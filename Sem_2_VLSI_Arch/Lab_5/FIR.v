==> flow/design.v <==
module fir (x, clk, reset, y);
  input signed [15:0] x;
  input clk, reset;
  output signed [15:0] y;
  reg signed [15:0] xreg [0:7];
  wire signed [31:0] m0, m1, m2, m3, m4, m5, m6, m7;
  wire signed [15:0] a1, a2, a3, a4, a5, a6;
  always@ (posedge clk or posedge reset)
    begin
      if (reset)
        begin
          xreg[0] <= 16'b0;
          xreg[1] <= 16'b0;
          xreg[2] <= 16'b0;
          xreg[3] <= 16'b0;
          xreg[4] <= 16'b0;
          xreg[5] <= 16'b0;
          xreg[6] <= 16'b0;
          xreg[7] <= 16'b0;
        end
      else
        begin
          xreg[0] <= x;
          xreg[1] <= xreg[0];
          xreg[2] <= xreg[1];
          xreg[3] <= xreg[2];
          xreg[4] <= xreg[3];
          xreg[5] <= xreg[4];
          xreg[6] <= xreg[5];
          xreg[7] <= xreg[6];
          end
    end
  assign m0 = xreg[0]*$signed(16'hFEA8) + 32'sh00000800;
  assign m1 = xreg[1]*$signed(16'hFF18) + 32'sh00000800;
  assign m2 = xreg[2]*$signed(16'h02EC) + 32'sh00000800;
  assign m3 = xreg[3]*$signed(16'h068A) + 32'sh00000800;
  assign m4 = xreg[4]*$signed(16'h068A) + 32'sh00000800;
  assign m5 = xreg[5]*$signed(16'h02EC) + 32'sh00000800;
  assign m6 = xreg[6]*$signed(16'hFF18) + 32'sh00000800;
  assign m7 = xreg[7]*$signed(16'hFEA8) + 32'sh00000800;
  assign a1 = m0[27:12] + m1[27:12];
  assign a2 = a1 + m2[27:12];
  assign a3 = a2 + m3[27:12];
  assign a4 = a3 + m4[27:12];
  assign a5 = a4 + m5[27:12];
  assign a6 = a5 + m6[27:12];
  assign y = a6 + m7[27:12];
endmodule
=== Step by step through the tools: fir ===
Tool output for the design above, in the order of the flow.
Lines are those of the file above, counted from 1.
The mark - stands for no value.

* Top: fir
* Clock port: clk
* Standard-cell library: sky130hd
* Corner: tt_025C_1v80

=== After elaboration ===
Counts by Yosys on the flattened word-level netlist (proc, flatten, opt, wreduce). Print and check cells are left out. Cells with the same type and inputs are merged into one.

* Bits in registers: 128
* Bits of input ports: 18
* Output and inout bits: 16
* Word-level cells: 31

* Add/sub/neg operators: 15
* Multiply operators: 8

{| class="wikitable"
|+ Operators with widths
! operator !! count
|-
| 16-bit by 11-bit multiplier with 27-bit output with constant B || 2
|-
| 16-bit by 9-bit multiplier with 25-bit output with constant B || 2
|-
| 16-bit by 7-bit multiplier with 23-bit output with constant B || 2
|-
| 16-bit by 6-bit multiplier with 22-bit output with constant B || 2
|-
| 16-bit adder || 6
|-
| 27-bit by 13-bit adder with 28-bit output with constant B || 2
|-
| 28-bit by 13-bit adder with 28-bit output with constant B || 2
|-
| 26-bit by 13-bit adder with 27-bit output with constant B || 2
|-
| 25-bit by 13-bit adder with 26-bit output with constant B || 2
|-
| 15-bit by 14-bit adder with 16-bit output || 1
|}

=== Logic depth ===
Longest topological path by Yosys (ltp), each cell counted once; first at word level (registers and memories cut), then after technology mapping (sequential cells cut; the memories' decode and read muxes count).

* Depth in word-level cells: 9
* ABC_AREA: 0
* Gate-level depth with buffers: 40
* Gate-level depth less buffers: 40

=== Mapped cells and area ===
The flow's flattened synthesis, as Yosys stat reports it; memories are mapped. The netlist is that of the ABC_AREA named above (0 if unset); the other value can give another one.
Totals and module areas in this step are rounded.

{| class="wikitable"
|+ Cells by type
! type !! count !! area in all (sq um)
|-
| sky130_fd_sc_hd__fa_1 || 350 || 7006.72
|-
| sky130_fd_sc_hd__ha_1 || 536 || 6.71E+03
|-
| sky130_fd_sc_hd__dfrtp_1 || 128 || 3.2E+03
|-
| sky130_fd_sc_hd__inv_1 || 632 || 2.37E+03
|-
| sky130_fd_sc_hd__xnor2_1 || 185 || 1.62E+03
|-
| sky130_fd_sc_hd__xor2_1 || 137 || 1.2E+03
|-
| sky130_fd_sc_hd__a21oi_1 || 94 || 470.451
|-
| sky130_fd_sc_hd__o21ai_0 || 90 || 450.432
|-
| sky130_fd_sc_hd__nand2_1 || 112 || 420.403
|-
| sky130_fd_sc_hd__nor2_1 || 89 || 334.07
|-
| sky130_fd_sc_hd__a21o_1 || 33 || 247.738
|-
| sky130_fd_sc_hd__nand3_1 || 40 || 200.192
|-
| sky130_fd_sc_hd__and3_1 || 29 || 181.424
|-
| sky130_fd_sc_hd__nor3_1 || 35 || 175.168
|-
| sky130_fd_sc_hd__a211oi_1 || 20 || 150.144
|-
| sky130_fd_sc_hd__nand4_1 || 17 || 106.352
|-
| sky130_fd_sc_hd__a31oi_1 || 16 || 100.096
|-
| sky130_fd_sc_hd__nor2b_1 || 16 || 100.096
|}

Other cell types: 63; their cells: 251.

* Standard cells after synthesis: 2810
* Chip area (Yosys): 27000 sq um
* Sequential area: 3200 sq um
* Flip-flops: 128
* Buffers: 20

=== Path before layout ===
OpenSTA on the mapped netlist: ideal clock, no wires. The path of least setup slack (recovery checks aside). Input and output delay are each 20% of the period. Register names are those of the netlist, which keeps one name where synthesis merged equal registers.

* Path kind: register -> output
* Start: reg xreg[4][1]
* End: out y[15]
* Clock period: 17.9 ns
* Output delay: 3.580 ns
* Time at the first pin: 0.000 ns
* Data arrival time: 9.953 ns
* Required time: 14.320 ns
* Setup slack: 4.367 ns
* Path delay: 9.953 ns
* Stages on the path: 40
* Buffers on the path: 0
* Period reached after synthesis: 13.533 ns

"path delay" = arrival - input delay + setup time.
At an output port there is no setup time.
"stages on the path" counts driving pins, that of a launching flip-flop among them; a cell with two outputs on the path counts twice.
"period reached after synthesis" is the clock period less the worst setup slack; recovery checks do not enter. This is arithmetic on one report: input and output delays are still those of the set period (20% each).
The rows between start and end are the longest chain of elaborated cells between them; the timing report does not say that the signal goes this way. Where chains are equally long, one stands for them.
A line is the first line of the expression or statement that the cell stems from. Yosys adds cells for indexed reads and writes and turns some case tables into memories.

* Path through: sky130_fd_sc_hd__dfrtp_1 > sky130_fd_sc_hd__ha_1 > sky130_fd_sc_hd__inv_1 > sky130_fd_sc_hd__fa_1 > sky130_fd_sc_hd__inv_1 > sky130_fd_sc_hd__fa_1 > sky130_fd_sc_hd__inv_1 > sky130_fd_sc_hd__fa_1 > sky130_fd_sc_hd__inv_1 > sky130_fd_sc_hd__ha_1 > sky130_fd_sc_hd__ha_1 > sky130_fd_sc_hd__and2_1 > sky130_fd_sc_hd__a221o_1 > sky130_fd_sc_hd__a221o_2 > sky130_fd_sc_hd__xor2_1 > sky130_fd_sc_hd__and2_1 > sky130_fd_sc_hd__nand2_1 > sky130_fd_sc_hd__nor3_1 > [... 4 more ...] > sky130_fd_sc_hd__fa_1 > sky130_fd_sc_hd__fa_1 > sky130_fd_sc_hd__inv_1 > sky130_fd_sc_hd__fa_1 > sky130_fd_sc_hd__inv_1 > sky130_fd_sc_hd__ha_1 > sky130_fd_sc_hd__o21ai_0 > sky130_fd_sc_hd__o21ai_0 > sky130_fd_sc_hd__or3_1 > sky130_fd_sc_hd__a31o_2 > sky130_fd_sc_hd__a21o_1 > sky130_fd_sc_hd__a2111oi_0 > sky130_fd_sc_hd__nor3_1 > sky130_fd_sc_hd__a31oi_1 > sky130_fd_sc_hd__xnor3_1 > sky130_fd_sc_hd__xor2_1 > sky130_fd_sc_hd__xnor2_1 > sky130_fd_sc_hd__xnor3_1
* Cells in the longest elaborated chain: 6
* Elaborated cells on any way between the ends: 6
* Source lines of those cells: 5
* Classes of those cells: add/sub: 5; mul: 1

{| class="wikitable"
|+ Ends and longest elaborated chain, after synthesis
! element !! line !! RTL
|-
| from (decl) || 5 || <nowiki>reg signed [15:0] xreg [0:7];</nowiki>
|-
| from (assign) || 16 || <nowiki>xreg[4] <= 16'b0;</nowiki>
|-
| from (assign) || 27 || <nowiki>xreg[4] <= xreg[3];</nowiki>
|-
| 16-bit by 11-bit multiplier with 27-bit output || 37 || <nowiki>assign m4 = xreg[4]*$signed(16'h068A) + 32'sh00000800;</nowiki>
|-
| 28-bit by 13-bit adder with 28-bit output || 37 ||
|-
| 16-bit adder || 44 || <nowiki>assign a4 = a3 + m4[27:12];</nowiki>
|-
| 16-bit adder || 45 || <nowiki>assign a5 = a4 + m5[27:12];</nowiki>
|-
| 16-bit adder || 46 || <nowiki>assign a6 = a5 + m6[27:12];</nowiki>
|-
| 16-bit adder || 47 || <nowiki>assign y = a6 + m7[27:12];</nowiki>
|-
| to (decl) || 4 || <nowiki>output signed [15:0] y;</nowiki>
|}

=== Path in the finished layout ===
Path of least setup slack in the final report of entry A (OpenROAD, finished layout, wires in). Where an end is a register, its clock arrival counts in the times.

* Path kind: register -> output
* Start: reg xreg[5][4]
* End: out y[15]
* Clock period: 9.35 ns
* Output delay: 1.87 ns
* Time at the first pin: 0.48 ns
* Data arrival time: 10.36 ns
* Required time: 7.48 ns
* Setup slack: -2.88 ns
* Stages on the path: 39
* Buffers on the path: 4

The rows between start and end are the longest chain of elaborated cells between them; the timing report does not say that the signal goes this way. Where chains are equally long, one stands for them.

* Path through: sky130_fd_sc_hd__dfrtp_2 > sky130_fd_sc_hd__buf_4 > sky130_fd_sc_hd__fa_1 > sky130_fd_sc_hd__fa_1 > sky130_fd_sc_hd__inv_1 > sky130_fd_sc_hd__fa_1 > sky130_fd_sc_hd__inv_1 > sky130_fd_sc_hd__fa_1 > sky130_fd_sc_hd__ha_4 > sky130_fd_sc_hd__clkbuf_4 > sky130_fd_sc_hd__nor3_2 > sky130_fd_sc_hd__o311ai_2 > sky130_fd_sc_hd__a21oi_2 > sky130_fd_sc_hd__buf_4 > sky130_fd_sc_hd__xnor2_4 > sky130_fd_sc_hd__nand3_1 > sky130_fd_sc_hd__or2_2 > sky130_fd_sc_hd__xnor2_1 > [... 3 more ...] > sky130_fd_sc_hd__fa_1 > sky130_fd_sc_hd__inv_1 > sky130_fd_sc_hd__fa_1 > sky130_fd_sc_hd__inv_2 > sky130_fd_sc_hd__ha_4 > sky130_fd_sc_hd__o21ai_2 > sky130_fd_sc_hd__o21ai_2 > sky130_fd_sc_hd__or3_4 > sky130_fd_sc_hd__a31o_4 > sky130_fd_sc_hd__a21o_1 > sky130_fd_sc_hd__a2111oi_4 > sky130_fd_sc_hd__nor3_2 > sky130_fd_sc_hd__a31oi_4 > sky130_fd_sc_hd__xnor3_1 > sky130_fd_sc_hd__xor2_2 > sky130_fd_sc_hd__xnor2_1 > sky130_fd_sc_hd__xnor3_2 > sky130_fd_sc_hd__buf_6
* Cells in the longest elaborated chain: 5
* Elaborated cells on any way between the ends: 5
* Source lines of those cells: 4
* Classes of those cells: add/sub: 4; mul: 1

{| class="wikitable"
|+ Ends and longest elaborated chain, post-layout
! element !! line !! RTL
|-
| from (decl) || 5 || <nowiki>reg signed [15:0] xreg [0:7];</nowiki>
|-
| from (assign) || 17 || <nowiki>xreg[5] <= 16'b0;</nowiki>
|-
| from (assign) || 28 || <nowiki>xreg[5] <= xreg[4];</nowiki>
|-
| 16-bit by 9-bit multiplier with 25-bit output || 38 || <nowiki>assign m5 = xreg[5]*$signed(16'h02EC) + 32'sh00000800;</nowiki>
|-
| 27-bit by 13-bit adder with 28-bit output || 38 ||
|-
| 16-bit adder || 45 || <nowiki>assign a5 = a4 + m5[27:12];</nowiki>
|-
| 16-bit adder || 46 || <nowiki>assign a6 = a5 + m6[27:12];</nowiki>
|-
| 16-bit adder || 47 || <nowiki>assign y = a6 + m7[27:12];</nowiki>
|-
| to (decl) || 4 || <nowiki>output signed [15:0] y;</nowiki>
|}

--- measured runs ---
Top module fir; platform sky130hd; tools Yosys and OpenROAD; 2 stored runs in no particular order. Input and output delays are each 20% of the period that was set; the output load is 0.01 pF.
By "clock period achieved" is meant the clock period of the run minus its worst setup slack. This is arithmetic on one report: input and output delays are still those of the set period (20% each).
By "worst path time" is meant the share of the clock period that the worst setup path is allowed (20% is reserved at inputs, 20% at outputs), minus its slack. Clock arrival times at its registers enter into it.
Results are given in rounded form.

=== Entry A ===
{| class="wikitable"
! Setting !! Value
|-
| period_ns || 9.35
|-
| CORE_UTILIZATION || 64
|-
| PLACE_DENSITY || 0.73
|-
| CORE_MARGIN || 3
|-
| CELL_PAD_IN_SITES_DETAIL_PLACEMENT || 0
|-
| TNS_END_PERCENT || 90
|-
| GPL_TIMING_DRIVEN || 0
|-
| CTS_CLUSTER_DIAMETER || 350
|-
| MIN_ROUTING_LAYER || met1
|-
| CAP_MARGIN || 20
|-
| SLEW_MARGIN || 20
|-
! Result !! Value
|-
| Yosys chip area after synthesis || 27000 sq um
|-
| Die size || 44800 sq um
|-
| Standard-cell area after layout || 29900 sq um
|-
| Utilization in the final report || 72.4 %
|-
| Worst setup slack after layout || -2.88 ns
|-
| Final setup TNS || -18.1 ns
|-
| Worst hold slack after layout || 0.450 ns
|-
| Clock period achieved || 12.228 ns
|-
| Worst path time || 10.36 ns
|-
| Worst setup path kind || register -> output
|}

=== Entry B ===
{| class="wikitable"
! Setting !! Value
|-
| period_ns || 19.2
|-
| CORE_UTILIZATION || 32
|-
| SETUP_SLACK_MARGIN || 1.59
|-
| PLACE_DENSITY_LB_ADDON || 0.14
|-
| HOLD_SLACK_MARGIN || -0.04
|-
| CORE_MARGIN || 2
|-
| SLEW_MARGIN || 0
|-
| MAX_ROUTING_LAYER || met5
|-
| CAP_MARGIN || 20
|-
! Result !! Value
|-
| Yosys chip area after synthesis || 27000 sq um
|-
| Die size || 86900 sq um
|-
| Standard-cell area after layout || 29400 sq um
|-
| Utilization in the final report || 35.1 %
|-
| Worst setup slack after layout || 3.57 ns
|-
| Final setup TNS || 0.000 ns
|-
| Worst hold slack after layout || 0.403 ns
|-
| Clock period achieved || 15.628 ns
|-
| Worst path time || 11.79 ns
|-
| Worst setup path kind || register -> output
|}
--- end ---
