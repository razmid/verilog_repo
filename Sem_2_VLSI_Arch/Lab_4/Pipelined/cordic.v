==> flow/design.v <==
module CU (clk, reset, xin, yin, qin, mode, delq, shift, xout, yout, qout);
    parameter width = 'd16;
    input clk, reset, mode;
    input signed [width-1:0] xin, yin, qin, delq;
    input [3:0] shift;
    output reg signed [width-1:0] xout, yout, qout;
	wire m; 
    reg signed [width-1:0] x, y, q;
    assign m = mode ? (~y[width-1]):q[width-1];
    always @(posedge clk or posedge reset)
        begin
            if (reset)
                begin
                    x <= 'h0;
                    y <= 'h0;
                    q <= 'h0;
                end
            else
                begin
                    x <= xin;
                    y <= yin;
                    q <= qin;
                end
        end
    always@ (*)
        begin
          if (m)
                begin
                    xout = x + (y>>>shift);
                    yout = y - (x>>>shift);
                    qout = q + delq;
                end
            else 
                begin
                    xout = x - (y>>>shift);
                    yout = y + (x>>>shift);
                    qout = q - delq;
                end
        end
endmodule
module cordic (clk, reset, x, y, q, mode, cosq, sinq, qout);
    parameter width = 'd16;
    input clk, reset, mode;
    input signed [width-1:0] x, y, q;
    output signed [width-1:0] cosq, sinq, qout;
    wire [15:0] xw [0:15];
    wire [15:0] yw [0:15];
    wire [15:0] qw [0:15];
  CU CU0 (.clk(clk), .reset(reset), .xin(x), .yin(y), .qin(q), .mode(mode), .delq(16'h3244), .shift(4'b0000), .xout(xw[0]), .yout(yw[0]), .qout(qw[0]));    
  CU CU1 (.clk(clk), .reset(reset), .xin(xw[0]), .yin(yw[0]), .qin(qw[0]), .mode(mode), .delq(16'h1DAC), .shift(4'b0001), .xout(xw[1]), .yout(yw[1]), .qout(qw[1]));
  CU CU2 (.clk(clk), .reset(reset), .xin(xw[1]), .yin(yw[1]), .qin(qw[1]), .mode(mode), .delq(16'h0FAE), .shift(4'b0010), .xout(xw[2]), .yout(yw[2]), .qout(qw[2]));
  CU CU3 (.clk(clk), .reset(reset), .xin(xw[2]), .yin(yw[2]), .qin(qw[2]), .mode(mode), .delq(16'h07F5), .shift(4'b0011), .xout(xw[3]), .yout(yw[3]), .qout(qw[3]));
  CU CU4 (.clk(clk), .reset(reset), .xin(xw[3]), .yin(yw[3]), .qin(qw[3]), .mode(mode), .delq(16'h03FF), .shift(4'b0100), .xout(xw[4]), .yout(yw[4]), .qout(qw[4]));  
  CU CU5 (.clk(clk), .reset(reset), .xin(xw[4]), .yin(yw[4]), .qin(qw[4]), .mode(mode), .delq(16'h0200), .shift(4'b0101), .xout(xw[5]), .yout(yw[5]), .qout(qw[5]));
  CU CU6 (.clk(clk), .reset(reset), .xin(xw[5]), .yin(yw[5]), .qin(qw[5]), .mode(mode), .delq(16'h0100), .shift(4'b0110), .xout(xw[6]), .yout(yw[6]), .qout(qw[6]));
  CU CU7 (.clk(clk), .reset(reset), .xin(xw[6]), .yin(yw[6]), .qin(qw[6]), .mode(mode), .delq(16'h0080), .shift(4'b0111), .xout(xw[7]), .yout(yw[7]), .qout(qw[7]));
  CU CU8 (.clk(clk), .reset(reset), .xin(xw[7]), .yin(yw[7]), .qin(qw[7]), .mode(mode), .delq(16'h0040), .shift(4'b1000), .xout(xw[8]), .yout(yw[8]), .qout(qw[8]));
  CU CU9 (.clk(clk), .reset(reset), .xin(xw[8]), .yin(yw[8]), .qin(qw[8]), .mode(mode), .delq(16'h0020), .shift(4'b1001), .xout(xw[9]), .yout(yw[9]), .qout(qw[9]));
  CU CU10 (.clk(clk), .reset(reset), .xin(xw[9]), .yin(yw[9]), .qin(qw[9]), .mode(mode), .delq(16'h0010), .shift(4'b1010), .xout(xw[10]), .yout(yw[10]), .qout(qw[10]));
  CU CU11 (.clk(clk), .reset(reset), .xin(xw[10]), .yin(yw[10]), .qin(qw[10]), .mode(mode), .delq(16'h0008), .shift(4'b1011), .xout(xw[11]), .yout(yw[11]), .qout(qw[11]));
  CU CU12 (.clk(clk), .reset(reset), .xin(xw[11]), .yin(yw[11]), .qin(qw[11]), .mode(mode), .delq(16'h0004), .shift(4'b1100), .xout(xw[12]), .yout(yw[12]), .qout(qw[12]));
  CU CU13 (.clk(clk), .reset(reset), .xin(xw[12]), .yin(yw[12]), .qin(qw[12]), .mode(mode), .delq(16'h0002), .shift(4'b1101), .xout(xw[13]), .yout(yw[13]), .qout(qw[13]));
  CU CU14 (.clk(clk), .reset(reset), .xin(xw[13]), .yin(yw[13]), .qin(qw[13]), .mode(mode), .delq(16'h0001), .shift(4'b1110), .xout(xw[14]), .yout(yw[14]), .qout(qw[14]));
  CU CU15 (.clk(clk), .reset(reset), .xin(xw[14]), .yin(yw[14]), .qin(qw[14]), .mode(mode), .delq(16'h0000), .shift(4'b1111), .xout(xw[15]), .yout(yw[15]), .qout(qw[15]));
    assign cosq = xw[15];
    assign sinq = yw[15];
    assign qout = qw[15];
endmodule
# --- Step by step through the tools: cordic ---
# Tool output for the design above, in the order of the flow.
# Line numbers count from 1 in the design file above.
# Cell names lack the library's common part.
design:
  design: "cordic"
  clock: "clk"
  library: "sky130hd"
  lib_corner: "tt_025C_1v80"

# --- Word-level counts ---
# Source: Yosys, flattened and elaborated. Widths are those after wreduce; folded enables and synchronous resets count as part of the registers. Registers that Yosys merges into a memory's read port (data or address) are not register bits. Print and check cells do not count. Equal cells are merged and count once.
bits:
  register_bits: 768
  input_bits: 51
  output_inout_bits: 48
  wordCells: 220
classes:
  addsub: 93
  muxes: 63
  n_logic: 16
ops:
  columns: ["cell", "count"]
  rows:
  - ["2-to-1 mux 16 bit", 47]
  - ["adder 16 x 1 -> 16 bit", 2]
  - ["subtractor 16 x 1 -> 16 bit", 2]
  - ["adder 16 x 10 -> 16 bit", 2]
  - ["subtractor 16 x 10 -> 16 bit", 2]
  - ["adder 16 x 11 -> 16 bit", 2]
  - ["subtractor 16 x 11 -> 16 bit", 2]
  - ["adder 16 x 11 -> 16 bit (second input constant)", 2]
  - ["subtractor 16 x 11 -> 16 bit (second input constant)", 2]
  - ["adder 16 x 12 -> 16 bit", 2]
  - ["subtractor 16 x 12 -> 16 bit", 2]
  - ["adder 16 x 13 -> 16 bit", 2]
  - ["subtractor 16 x 13 -> 16 bit", 2]
  - ["adder 16 x 14 -> 16 bit", 2]
  - ["subtractor 16 x 14 -> 16 bit", 2]
  - ["adder 16 x 15 -> 16 bit", 2]
  - ["subtractor 16 x 15 -> 16 bit", 2]
  - ["subtractor 16 bit", 2]
  - ["adder 16 x 2 -> 16 bit", 2]
  - ["subtractor 16 x 2 -> 16 bit", 2]
  - ["adder 16 x 3 -> 16 bit", 2]
  - ["subtractor 16 x 3 -> 16 bit", 2]
  - ["adder 16 x 4 -> 16 bit", 2]
  - ["subtractor 16 x 4 -> 16 bit", 2]
  - ["adder 16 x 5 -> 16 bit", 2]
  - ["subtractor 16 x 5 -> 16 bit", 2]
  - ["adder 16 x 6 -> 16 bit", 2]
  - ["subtractor 16 x 6 -> 16 bit", 2]
# Not listed: further kinds 35, cells in them 71.

# --- Depth ---
# Depth = most cells in a row (Yosys ltp): at word level without a register or memory, in the mapped netlist without a sequential cell, where the memories' decode and read muxes count.
depth:
  depth_word: 3
  ABC_AREA: 0
  mapped_depth: 18
  ltp_nobuf: 17

# --- After synthesis ---
# Yosys stat after the flow's synthesis: flattened, memories mapped to cells. It holds for the ABC_AREA given above (unset counts as 0); a run with the other value may have another netlist.
types:
  columns: ["type", "count", "area_total_um2"]
  rows:
  - ["dfrtp_1", 767, 1.92E+04]
  - ["ha_1", 740, 9258.88]
  - ["xnor2_1", 516, 4.52E+03]
  - ["a21oi_1", 550, 2752.64]
  - ["xor2_1", 240, 2.1E+03]
  - ["a21o_1", 197, 1.48E+03]
  - ["nor2_1", 381, 1.43E+03]
  - ["inv_1", 363, 1.36E+03]
  - ["o21ai_0", 271, 1.36E+03]
  - ["nand2_1", 278, 1.04E+03]
  - ["fa_1", 48, 960.922]
  - ["o21bai_1", 87, 653.126]
  - ["nor3_1", 118, 590.566]
  - ["o21a_1", 69, 517.997]
  - ["nor2b_1", 74, 462.944]
  - ["nand2b_1", 72, 450.432]
  - ["a31oi_1", 53, 331.568]
  - ["o31ai_1", 43, 322.81]
# Other cell types: 80; their cells: 633.
synth_totals:
  cells: 5500
  synth_area_mm2: 0.0534788
  sequential_area_mm2: 0.0191934
  flip_flops: 767
  buf_cells: 57
# By module: a second synthesis without flattening, with its own total; a netlist apart from the flattened one above.
hier_totals:
  hier_cells: 9298
  hier_area_mm2: 0.087031
# Rows give one instance, submodules left out.
by_module:
  columns: ["mod", "n_inst", "n_cells", "mod_area_mm2", "mod_seq_area_mm2"]
  rows:
  - ["CU", 16, 581, 0.005439, 0.0012012]
  - ["cordic", 1, 2, 0.0000075, 0]

# --- Path before layout ---
# Source: OpenSTA report_checks on the synthesized netlist (no wires, ideal clock, input and output delay 20% of the period each), path of least setup slack; recovery checks are left aside. Register names are those of the netlist, which keeps one name where synthesis merged equal registers.
synth_path:
  kind: "input to output"
  startpoint: "in mode"
  endpoint: "out sinq[14]"
  tclk_ns: 5.21
  input_delay_ns: 1.042
  out_delay_ns: 1.042
  t_first_pin_ns: 1.042
  arrival_time_ns: 4.434
  t_required_ns: 4.168
  setup_slack_ns: -0.266
  path_delay_ns: 3.392
  driving_pins: 17
  n_path_buf: 5
  period_less_setup_slack_ns: 5.476
# "path_delay_ns" is the arrival time less input delay plus setup time.
# A path that ends at an output port has no setup time.
# "driving_pins": output pins that drive a net of the path, with the launching flip-flop's if there is one; two outputs of one cell count as two.
# "period_less_setup_slack_ns" is the clock period less the worst setup slack; recovery checks do not enter. This is arithmetic on one report: input and output delays are still those of the set period (20% each).
# Between the ends stands the longest chain of elaborated cells between them, by number of cells; it is not shown to be the way that was timed. Of several equally long chains one is given.
# A line is the first line of the expression or statement that the cell stems from. Yosys adds cells for indexed reads and writes and turns some case tables into memories.
synth_between:
  path_cell_list: "buf_6 > buf_2 > buf_2 > clkbuf_1 > clkbuf_1 > nand2_1 > o211ai_1 > inv_1 > fa_1 > nor2b_1 > o21a_1 > o21ai_0 > nor2b_1 > o21ai_0 > a22oi_1 > a21oi_1 > xor2_1"
  elab_chain_len: 2
  cone_cells: 2
  cone_lines: 2
  cone_classes: "mux (2)"
synth_lines:
  columns: ["item", "line_no", "text"]
  rows:
  - ["start: declaration", 43, "input clk, reset, mode;"]
  - ["2-to-1 mux 1 bit", 9, "assign m = mode ? (~y[width-1]):q[width-1];"]
  - ["2-to-1 mux 16 bit", 27, "if (m)"]
  - ["end: declaration", 45, "output signed [width-1:0] cosq, sinq, qout;"]

# --- Path in the finished layout ---
# Path of least setup slack in the final report of entry A (OpenROAD, finished layout, wires in). Where an end is a register, its clock arrival counts in the times.
layout_path:
  kind: "input to output"
  startpoint: "in mode"
  endpoint: "out cosq[8]"
  tclk_ns: 5.45
  input_delay_ns: 1.09
  out_delay_ns: 1.09
  t_first_pin_ns: 1.09
  arrival_time_ns: 3.97
  t_required_ns: 4.36
  setup_slack_ns: 0.39
  driving_pins: 12
  n_path_buf: 2
# Between the ends stands the longest chain of elaborated cells between them, by number of cells; it is not shown to be the way that was timed. Of several equally long chains one is given.
layout_between:
  path_cell_list: "buf_4 > or2_2 > inv_2 > ha_1 > nor2b_1 > o21ai_0 > a21boi_0 > o21a_1 > or2_2 > a31oi_1 > xnor2_1 > clkdlybuf4s50_1"
  elab_chain_len: 2
  cone_cells: 2
  cone_lines: 2
  cone_classes: "mux (2)"
layout_lines:
  columns: ["item", "line_no", "text"]
  rows:
  - ["start: declaration", 43, "input clk, reset, mode;"]
  - ["2-to-1 mux 1 bit", 9, "assign m = mode ? (~y[width-1]):q[width-1];"]
  - ["2-to-1 mux 16 bit", 27, "if (m)"]
  - ["end: declaration", 45, "output signed [width-1:0] cosq, sinq, qout;"]

# 2 stored runs of cordic in the flow (synthesis by Yosys, layout by OpenROAD, sky130hd cells), in arbitrary order. Constraints: input delay and output delay 20% of the set period each, output load 0.01 pF.
# "worst_path_time_ns" means the part of the period allowed to the worst setup path (the constraints hold back 20% at inputs and 20% at outputs) less its slack; where the path has registers, the arrival times of their clocks count too.
runs:
  - name: "entry A"
    settings:
      period_ns: 5.45
      CORE_UTILIZATION: 28
      SETUP_SLACK_MARGIN: 0.17
      PLACE_DENSITY_LB_ADDON: 0.06
      CELL_PAD_IN_SITES_DETAIL_PLACEMENT: 0
      GPL_TIMING_DRIVEN: 1
      MIN_ROUTING_LAYER: "met1"
      MAX_ROUTING_LAYER: "met4"
      CAP_MARGIN: 20
      CORE_MARGIN: 2
      SLEW_MARGIN: 20
    results:
      synth_area_mm2: 0.0534788
      fin_ws_ns: 0.386
      design_die_area_mm2: 0.194507
      worst_path_time_ns: 2.88
      worst_setup_path_type: "input to output"
      final_hold_ws_ns: 0.337
      post_route_util_pct: 32.5
  - name: "entry B"
    settings:
      period_ns: 4.45
      CORE_UTILIZATION: 24
      SETUP_SLACK_MARGIN: 0.71
      PLACE_DENSITY_LB_ADDON: 0.06
      CORE_ASPECT_RATIO: 1.41
      TNS_END_PERCENT: 10
      GPL_TIMING_DRIVEN: 1
      CTS_CLUSTER_DIAMETER: 233
      SLEW_MARGIN: 25
      MIN_ROUTING_LAYER: "met1"
      CAP_MARGIN: 20
      CORE_MARGIN: 2
    results:
      worst_path_time_ns: 3.35
      worst_setup_path_type: "register to output"
      final_hold_ws_ns: 0.324
      synth_area_mm2: 0.0534788
      fin_ws_ns: 0.208
      post_route_util_pct: 30.0
      design_die_area_mm2: 0.226677
